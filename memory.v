==> flow/design.v <==
module memory #(
  parameter AWIDTH = 5,
  parameter DWIDTH = 8
)(
  input clk, wr, rd,
  input [AWIDTH-1:0] addr,
  inout [DWIDTH-1:0] data
);
  reg [DWIDTH-1:0] array [0:(1<<AWIDTH)-1];
  reg [DWIDTH-1:0] data_out;
  always @(posedge clk) begin
    if (wr)
      array[addr] <= data;
  end
  always @(posedge clk) begin
    if (rd)
      data_out <= array[addr];
  end
  assign data = (rd && !wr) ? data_out : {DWIDTH{1'bz}};
endmodule
## From RTL to reports: memory

Tool output for the design above, in the order of the flow.
Lines are those of the file above, counted from 1.
A cell with n/a has no value.

| inputs | value |
|---|---|
| top | memory |
| clock port | clk |
| standard-cell library | sky130hd |
| timing corner | tt_025C_1v80 |

## Word level

Counts by Yosys on the flattened word-level netlist (proc, flatten, opt, wreduce; memories kept). Register bits leave out memories and registers merged into their read ports (data or address); mux counts leave out enables and synchronous resets folded into registers. Print and check cells are left out. Cells with the same type and inputs are merged into one.
Yosys's memory passes give these memory sizes; they may raise the number of words (mostly to a power of two), join words into wider ones and drop unused or constant bits.

| bit counts | value |
|---|---|
| clocked read ports x word width | 8 |
| output and inout bits | 8 |
| memories kept | 1 |
| latch bits | 0 |
| input port bits | 8 |
| memory bits (writable) | 256 |
| bits in registers | 0 |
| cells after elaboration | 7 |
| ROM bits | 0 |

Memory list:

| memory | depth | width | read ports | wr ports | RTL line | RTL |
|---|---|---|---|---|---|---|
| array | 32 | 8 | 1 | 1 | 9 | `reg [DWIDTH-1:0] array [0:(1<<AWIDTH)-1];` |

| cells by class | value |
|---|---|
| bitwise gates (word level) | 0 |
| magnitude comparators | 0 |
| reduce/logical cells | 2 |
| $add $sub $neg | 0 |
| muxes and demuxes | 4 |
| multiply operators | 0 |
| equality and inequality tests | 0 |
| shifts and indexed selects | 0 |
| divide/modulo/power cells | 0 |

Operators with widths:

| cell | count |
|---|---|
| 8-bit 2-to-1 mux | 2 |
| 5-bit 2-to-1 mux | 1 |
| 1-bit logical AND | 1 |
| 1-bit zero test | 1 |
| 1-bit 2-to-1 mux | 1 |

## Depth

Longest topological path by Yosys (ltp), each cell counted once; first at word level (registers and memories cut), then after technology mapping (sequential cells cut; the memories' decode and read muxes count).

| logic depth | value |
|---|---|
| word-level depth | 4 |
| ABC_AREA | 0 |
| depth in mapped cells | 7 |
| depth with buffers taken out | 4 |

## Synthesis result

The flow's flattened synthesis, as Yosys stat reports it; memories are mapped. The netlist is that of the ABC_AREA named above (0 if unset); the other value can give another one.
The area totals of this step are shown rounded.

| mapped netlist | value |
|---|---|
| cell area after synthesis | 0.0103 mm² |
| mapped cells | 576 |
| area of sequential cells | 0.00793 mm² |
| flip-flop cells | 264 |

Cells by type:

| cell type | count |
|---|---|
| sky130_fd_sc_hd__edfxtp_1 | 264 |
| sky130_fd_sc_hd__mux2i_1 | 128 |
| sky130_fd_sc_hd__o22ai_1 | 63 |
| sky130_fd_sc_hd__buf_2 | 22 |
| sky130_fd_sc_hd__nor2_1 | 29 |
| sky130_fd_sc_hd__nor4_1 | 16 |
| sky130_fd_sc_hd__nand4bb_1 | 5 |
| sky130_fd_sc_hd__or4b_1 | 4 |
| sky130_fd_sc_hd__nand2_1 | 10 |
| sky130_fd_sc_hd__nand4b_1 | 4 |
| sky130_fd_sc_hd__clkbuf_1 | 8 |
| sky130_fd_sc_hd__nand3b_1 | 4 |
| sky130_fd_sc_hd__or3b_2 | 3 |
| sky130_fd_sc_hd__buf_6 | 2 |
| sky130_fd_sc_hd__nor3_1 | 4 |
| sky130_fd_sc_hd__o22ai_2 | 1 |
| sky130_fd_sc_hd__or4bb_1 | 1 |
| sky130_fd_sc_hd__nand3_1 | 2 |

Other cell types: 5; their cells: 6.

## Timing after synthesis

OpenSTA on the mapped netlist: ideal clock, no wires. The path of least setup slack (recovery checks aside). Input and output delay are each 20% of the period. Register names are those of the netlist, which keeps one name where synthesis merged equal registers.

| path after synthesis | value |
|---|---|
| kind | in2reg |
| from | input port addr[1] |
| to | memory array[27][0] |
| path delay | 1.827 ns |
| launch time at the first pin | 0.498 ns |
| buffers on the path | 3 |
| required time | 2.107 ns |
| arrival time | 1.942 ns |
| library setup time | 0.383 ns |
| period | 2.49 ns |
| slack | 0.164 ns |
| stages on the path | 5 |
| synthesis period reached | 2.326 ns |

"path delay" = arrival - input delay + setup time.
"stages on the path": output pins that drive a net of the path, with the launching flip-flop's if there is one; two outputs of one cell count as two.
"synthesis period reached" is the clock period less the worst setup slack; recovery checks do not enter. This is arithmetic on one report: input and output delays are still those of the set period (20% each).
The rows between start and end are the longest chain of elaborated cells between them; the timing report does not say that the signal goes this way. Where chains are equally long, one stands for them.
Each line given opens the expression or statement behind the cell; cells for indexed reads and writes are added by Yosys, which also makes memories of some case tables.

| between the ends, after synthesis | value |
|---|---|
| cells stage by stage | sky130_fd_sc_hd__clkbuf_1 -> sky130_fd_sc_hd__buf_2 -> sky130_fd_sc_hd__buf_2 -> sky130_fd_sc_hd__nand3_1 -> sky130_fd_sc_hd__nor3_1 |
| length of the longest elaborated chain | 1 |

Ends and longest elaborated chain, after synthesis:

| what | RTL line | RTL |
|---|---|---|
| start, declared | 6 | `input [AWIDTH-1:0] addr,` |
| 5-bit 2-to-1 mux | 12 | `if (wr)` |
| end, declared | 9 | `reg [DWIDTH-1:0] array [0:(1<<AWIDTH)-1];` |

## Path in the finished layout

Path of least setup slack in the final report of record 1 (OpenROAD, finished layout, wires in). Where an end is a register, its clock arrival counts in the times.

| path after layout | value |
|---|---|
| kind | in2reg |
| from | input port addr[0] |
| to | register (no name shown) |
| launch time at the first pin | 0.72 ns |
| stages on the path | 5 |
| buffers on the path | 1 |
| library setup time | 0.23 ns |
| arrival time | 3.00 ns |
| period | 3.61 ns |
| slack | 0.89 ns |
| required time | 3.89 ns |

| between the ends, after layout | value |
|---|---|
| cells stage by stage | sky130_fd_sc_hd__clkdlybuf4s50_1 -> sky130_fd_sc_hd__nand4bb_1 -> sky130_fd_sc_hd__o22ai_1 -> sky130_fd_sc_hd__nor4_1 -> sky130_fd_sc_hd__nand2_1 |

Ends and longest elaborated chain, after layout:

| what | RTL line | RTL |
|---|---|---|
| start, declared | 6 | `input [AWIDTH-1:0] addr,` |

No chain of elaborated cells between the ends is given.

Lab notebook: memory

Design memory on sky130hd. What follows are 2 stored runs of the flow, each under its own settings; their order means nothing. The constraints put input and output delay at 20% of the set period each and load the outputs with 0.01 pF.
By "period reached" is meant the clock period of the run minus its worst setup slack. This is arithmetic on one report: input and output delays are still those of the set period (20% each).
By "time on the worst setup path" is meant the share of the clock period that the worst setup path is allowed (20% is reserved at inputs, 20% at outputs), minus its slack. Clock arrival times at its registers enter into it.
"total power after layout": no workload was simulated; the value follows from the tool's default switching activity.
Values from the reports are rounded here.
Settings: -- = not set for that run.

| setting or result | record 1 | record 2 |
|---|---|---|
| period_ns | 3.61 | 2.56 |
| CORE_UTILIZATION | 24 | 54 |
| PLACE_DENSITY | 0.59 | -- |
| CELL_PAD_IN_SITES_GLOBAL_PLACEMENT | 0 | -- |
| CELL_PAD_IN_SITES_DETAIL_PLACEMENT | 2 | -- |
| GPL_ROUTABILITY_DRIVEN | 0 | 1 |
| CTS_CLUSTER_SIZE | 68 | -- |
| CTS_CLUSTER_DIAMETER | 243 | 396 |
| SLEW_MARGIN | 30 | 20 |
| CAP_MARGIN | 20 | 20 |
| CORE_MARGIN | 2 | 2 |
| SETUP_SLACK_MARGIN | -- | -0.2 |
| HOLD_SLACK_MARGIN | -- | 0.08 |
| TNS_END_PERCENT | -- | 60 |
| GPL_TIMING_DRIVEN | -- | 1 |
| standard-cell area after layout (mm²) | 0.0115 | 0.012 |
| post-route worst hold slack (ns) | 0.261 | 0.224 |
| time on the worst setup path (ns) | 2.00 | 1.85 |
| worst setup path type | in2reg | in2reg |
| overall die area (mm²) | 0.0445 | 0.0202 |
| worst setup slack after layout (ns) | 0.891 | 0.197 |
| utilization after layout (%) | 27.2 | 64.3 |
| total power after layout (W) | 0.00499 | 0.00888 |
| sum of negative setup slack (ns) | 0.000 | 0.000 |
| mapped cell area after synthesis (mm²) | 0.0103 | 0.0103 |
| period reached (ns) | 2.719 | 2.363 |
